==> flow/design.v <==
module LCD_hello
(
	input clk,
	output reg [7:0] Din,  
	output reg RS, RW,
	output reg EN  
);
reg [2:0] a;  
reg [5:0] state, nextstate;
reg [23:0] count;
parameter init =3'b001;  
parameter up =3'b010;  
parameter clear =3'b011;  
parameter addr_incr =3'b100;  
parameter data_writing =3'b110;  
initial 
begin
	a=3'b000;
	state = init;
	nextstate = init;
	RW = 0; 
	RS=0; 
	EN = 0; 
end
always @(posedge clk)
begin 
state = nextstate;
	case (state)
		init: 
		begin
			EN = 1;
			Din = 8'b00111000;
			count = count + 1;
			if (count==10000000)
			begin
				EN = 0;
				count=0;
				nextstate = clear;
			end
			else 
				nextstate = state;
		end
		clear:
		begin
			EN = 1;
			Din = 8'b00000001;
			count = count + 1;
			if (count==10000000)
			begin
				EN = 0;
				count=0;
				nextstate = addr_incr;
			end
			else 
				nextstate = state;
		end
		addr_incr:
		begin
			EN = 1;
			Din = 8'b00000110;
			count = count + 1;
			if (count==10000000)
			begin
				EN = 0;
				count=0;
				nextstate = up;
			end
			else 
				nextstate = state;
		end
		up:
		begin
			EN = 1;
			Din = 8'b00001100;
			count = count + 1;
			if (count==10000000)
			begin
				EN = 0;
				count=0;
				nextstate = data_writing; 
			end
			else 
				nextstate = state;
		end
		data_writing:
		begin
			RS = 1;
			if (a==3'b000)
			begin
				EN = 1;
				Din = 8'b01001000;
				count = count + 1;
				if (count==10000000)
				begin
					EN = 0;
					count=0;
					a <= 3'b001;
				end
				else 
					nextstate = state;
			end	
			if (a==3'b001)
			begin
				EN = 1;
				Din = 8'b01100101;
				count = count + 1;
				if (count==10000000)
				begin
					EN = 0;
					count=0;
					a<=3'b010;
				end
				else 
					nextstate = state;			
			end
			if (a==3'b010)
			begin
				EN = 1;
				Din = 8'b01101001;
				count = count + 1;
				if (count==10000000)
				begin
					EN = 0;
					count=0;
					a<=3'b011;
				end
				else 
					nextstate = state;
			end
			if (a==3'b011)
			begin
				EN = 1;
				Din = 8'b00100001;
				count = count + 1;
				if (count==10000000)
				begin
					EN = 0;
					count=0;
					a<=3'b100; 
				end
				else 
					nextstate = state;
			end	
		end
	endcase;	
end
endmodule
From RTL to reports: LCD_hello --
What the tools print for LCD_hello, step after step. Lines are those of the file above, counted from 1. Operators carry their Yosys type and port widths (W data, S select, Z words). Library cell names are shortened. The mark n/a stands for no value.
Design: design top LCD_hello, clock clk, cell library sky130hd, timing corner tt_025C_1v80

Elaborated design --
Yosys after proc, flatten, opt, wreduce and memory -nomap, before mapping. Memory bits, and registers merged into a memory's read port (data or address), are not among the register bits. Print and check cells are not counted.
Bit counts: input port bits 1, register bits after elaboration 43, word-level cells 72, output and inout bits 11
Cells by class: equality and inequality tests 17, reduce/logical cells 6, muxes and demuxes 39, add/subtract/negate cells 4
Operators by type and width (number):
- $mux W24 | 11
- $add A24 B1 Y24 const B | 4
- $eq A24 B24 Y1 const B | 4
- $pmux W24 S2 | 1
- $pmux W8 S5 | 1
- $mux W8 | 4
- $pmux W6 S4 | 1
- $mux W6 | 4
- $mux W3 | 8
- $eq A6 B2 Y1 const B | 2
- $eq A6 B3 Y1 const B | 2
- $ne A2 B2 Y1 const B | 4
- $mux W1 | 8
- $eq A3 B2 Y1 const B | 2
- $eq A6 B1 Y1 const B | 1
- $ne A5 B5 Y1 const B | 1
- $reduce_and A5 Y1 | 1
- $reduce_bool A5 Y1 | 1
- $reduce_bool A4 Y1 | 1
- $reduce_or A4 Y1 | 1
- $eq A3 B1 Y1 const B | 1
- $logic_not A3 Y1 | 1
- $reduce_and A2 Y1 | 1
- $pmux W1 S2 | 1

Logic depth --
Longest topological path by Yosys (ltp), each cell counted once; first at word level (registers and memories cut), then after technology mapping (sequential cells cut; the memories' decode and read muxes count).
Depth: word-level depth 20, ABC_AREA 0, mapped depth 52, depth with buffers taken out 46

Netlist --
Source: synth_stat.txt of the flow (Yosys; design flattened, memories mapped). It holds for the ABC_AREA given above (unset counts as 0); a run with the other value may have another netlist.
Synthesis totals: buffer cells 60, standard cells after synthesis 934, flip-flops 39, chip area (Yosys) 6710.2 um2, sequential area 1171.1 um2
Cells by type:
- edfxtp_1 | number 39, area in all 1.17E+03 um2
- xnor2_1 | number 61, area in all 534.262 um2
- nand2_1 | number 98, area in all 367.853 um2
- xor2_1 | number 38, area in all 332.819 um2
- nor2_1 | number 84, area in all 315.302 um2
- nor3_1 | number 55, area in all 275.264 um2
- a21oi_1 | number 53, area in all 265.254 um2
- o21ai_0 | number 48, area in all 240.23 um2
- nor4_1 | number 35, area in all 218.96 um2
- nand3_1 | number 38, area in all 190.182 um2
- nand4_1 | number 22, area in all 137.632 um2
- and2_1 | number 20, area in all 125.12 um2
- clkbuf_1 | number 33, area in all 123.869 um2
- mux2i_1 | number 10, area in all 100.096 um2
- or3_1 | number 16, area in all 100.096 um2
- or4_1 | number 13, area in all 97.594 um2
- a31oi_1 | number 14, area in all 87.584 um2
- nor4_2 | number 7, area in all 87.584 um2
Not listed: further types 73, cells in them 250.

Path before layout --
Source: OpenSTA report_checks on the synthesized netlist (no wires, ideal clock, input and output delay 20% of the period each), path of least setup slack; recovery checks are left aside. Register names are those of the netlist, which keeps one name where synthesis merged equal registers.
Timing after synthesis: path type register -> register, start register count[0], end register count[19], data required time 11126 ps, library setup time 274 ps, stages 52, arrival 10100 ps, period 11400 ps, buffers on the path 5, path delay 10374 ps, slack 1026 ps, time at the first pin 0 ps, period reached after synthesis 10374 ps
"path delay" is the arrival time less input delay plus setup time. "stages" counts driving pins, that of a launching flip-flop among them; a cell with two outputs on the path counts twice. "period reached after synthesis" is the clock period less the worst setup slack; recovery checks do not enter. This is arithmetic on one report: input and output delays are still those of the set period (20% each). Between the ends stands the longest chain of elaborated cells between them, by number of cells; it is not shown to be the way that was timed. Of several equally long chains one is given. A line is the first line of the expression or statement that the cell stems from. Yosys adds cells for indexed reads and writes and turns some case tables into memories. At most two assigning lines are given for a register; there are more.
On the way, after synthesis: path through edfxtp_1 -> ha_1 -> buf_4 -> nand4_1 -> nor4_1 -> xnor2_1 -> nand4b_1 -> or4_1 -> o21ai_1 -> a2bb2oi_1 -> inv_1 -> ha_1 -> nor4bb_1 -> xor3_2 -> a22o_1 -> o21ai_0 -> or4_1 -> buf_2 -> [16 not listed] -> and2_1 -> buf_4 -> nor3_1 -> a21o_1 -> ha_1 -> nand2_1 -> o211ai_1 -> o311ai_0 -> and4_1 -> nand4_1 -> nor4_1 -> o221ai_1 -> a21o_1 -> nor4_1 -> or4b_1 -> buf_2 -> a221oi_2 -> o22ai_1, length of the longest elaborated chain 20, elaborated cells on any way between the ends 20, those cells by class add/sub (4); eq/ne (4); mux (12)
RTL lines, path after synthesis:
- start: declaration | RTL line 10 | reg [23:0] count;
- start: assignment | RTL line 33 | count = count + 1;
- start: assignment | RTL line 47 | count = count + 1;
- $add A24 B1 Y24 | RTL line 92 | count = count + 1;
- $eq A24 B24 Y1 | RTL line 93 | if (count==10000000)
- $mux W24 | RTL line 93
- $mux W24 | RTL line 88 | if (a==3'b000)
- $mux W24 | RTL line 28 | case (state)
- $add A24 B1 Y24 | RTL line 106 | count = count + 1;
- $eq A24 B24 Y1 | RTL line 107 | if (count==10000000)
- [6 not listed]
- $mux W24 | RTL line 116 | if (a==3'b010)
- $mux W24 | RTL line 28
- $add A24 B1 Y24 | RTL line 134 | count = count + 1;
- $eq A24 B24 Y1 | RTL line 135 | if (count==10000000)
- $mux W24 | RTL line 135
- $mux W24 | RTL line 130 | if (a==3'b011)
- $pmux W24 S2 | RTL line 28
- end: assignment | RTL line 33
- end: assignment | RTL line 47
- end: declaration | RTL line 10

Timing after layout --
From the final timing report of stored run 1: the path of least setup slack in the routed layout; clock arrival at registers is part of the times. The report prints the path's times to 10 ps; the period is as set.
Timing after layout: path type register -> register, start register count[0], end register count[23], buffers on the path 2, data required time 10230 ps, time at the first pin 290 ps, library setup time 250 ps, arrival 10250 ps, stages 45, period 10200 ps, slack -20 ps
Between the ends stands the longest chain of elaborated cells between them, by number of cells; it is not shown to be the way that was timed. Of several equally long chains one is given. At most two assigning lines are given for a register; there are more.
On the way, after layout: path through edfxtp_1 -> ha_2 -> nand4_1 -> nor4_2 -> xnor2_2 -> nand4b_1 -> or4_4 -> o21ai_4 -> buf_6 -> a2bb2oi_4 -> inv_2 -> ha_4 -> nor4bb_4 -> xor3_2 -> a22o_1 -> o21ai_2 -> or4_4 -> or2_4 -> [9 not listed] -> or3_1 -> a21oi_2 -> o211ai_1 -> a2111oi_4 -> and2_4 -> nor3_4 -> a21o_1 -> ha_2 -> buf_4 -> nand4_1 -> nor4_1 -> or2_1 -> a211oi_1 -> nor4b_1 -> or2_2 -> or4b_4 -> a211oi_1 -> o21ai_1, length of the longest elaborated chain 20, elaborated cells on any way between the ends 20, those cells by class add/sub (4); eq/ne (4); mux (12)
RTL lines, path after layout:
- start: declaration | RTL line 10 | reg [23:0] count;
- start: assignment | RTL line 33 | count = count + 1;
- start: assignment | RTL line 47 | count = count + 1;
- $add A24 B1 Y24 | RTL line 92 | count = count + 1;
- $eq A24 B24 Y1 | RTL line 93 | if (count==10000000)
- $mux W24 | RTL line 93
- $mux W24 | RTL line 88 | if (a==3'b000)
- $mux W24 | RTL line 28 | case (state)
- $add A24 B1 Y24 | RTL line 106 | count = count + 1;
- $eq A24 B24 Y1 | RTL line 107 | if (count==10000000)
- [6 not listed]
- $mux W24 | RTL line 116 | if (a==3'b010)
- $mux W24 | RTL line 28
- $add A24 B1 Y24 | RTL line 134 | count = count + 1;
- $eq A24 B24 Y1 | RTL line 135 | if (count==10000000)
- $mux W24 | RTL line 135
- $mux W24 | RTL line 130 | if (a==3'b011)
- $pmux W24 S2 | RTL line 28
- end: assignment | RTL line 33
- end: assignment | RTL line 47
- end: declaration | RTL line 10

Stored flow runs of LCD_hello (2 of them; Yosys, OpenROAD, sky130hd). They differ in their settings and are not a sequence. Constraints: input delay and output delay 20% of the set period each, output load 0.01 pF.
"achieved clock period" is the run's clock period less its worst setup slack. It is reckoned from that one timing run; input and output delays stay at 20% of the period that was set.
"worst setup path time" means the part of the period allowed to the worst setup path (the constraints hold back 20% at inputs and 20% at outputs) less its slack; where the path has registers, the arrival times of their clocks count too.
"power": no workload was simulated; the value follows from the tool's default switching activity.
"worst setup path time" is known to 10 ps.
[stored run 1] settings: period_ns=10.2, CORE_UTILIZATION=33, PLACE_DENSITY_LB_ADDON=0.09, HOLD_SLACK_MARGIN=0.11, CORE_ASPECT_RATIO=0.81, CELL_PAD_IN_SITES_GLOBAL_PLACEMENT=2, TNS_END_PERCENT=60, GPL_TIMING_DRIVEN=1, GPL_ROUTABILITY_DRIVEN=0, CTS_CLUSTER_DIAMETER=47, CAP_MARGIN=15, SLEW_MARGIN=10, CORE_MARGIN=2
[stored run 1] result: chip area after synthesis (Yosys) 6710.2 um2, die area 21496.5 um2, standard-cell area of the final layout 8553.2 um2, utilization 43.3 %, worst setup slack after layout -22 ps, total negative slack -35 ps, worst hold slack 746 ps, power 0.3569 mW, achieved clock period 10222 ps, worst setup path time 10220 ps, worst setup path kind register -> register
[stored run 2] settings: period_ns=12.6, CORE_UTILIZATION=55, CORE_ASPECT_RATIO=0.79, CORE_MARGIN=7, ABC_AREA=1, GPL_ROUTABILITY_DRIVEN=1, CTS_CLUSTER_SIZE=75, CTS_CLUSTER_DIAMETER=118, CAP_MARGIN=5, MIN_ROUTING_LAYER=met1, SLEW_MARGIN=20
[stored run 2] result: chip area after synthesis (Yosys) 6877.8 um2, die area 15854.3 um2, standard-cell area of the final layout 7259.5 um2, utilization 59.3 %, worst setup slack after layout 4479 ps, total negative slack 0 ps, worst hold slack 612 ps, power 0.2721 mW, achieved clock period 8121 ps, worst setup path time 8120 ps, worst setup path kind register -> register
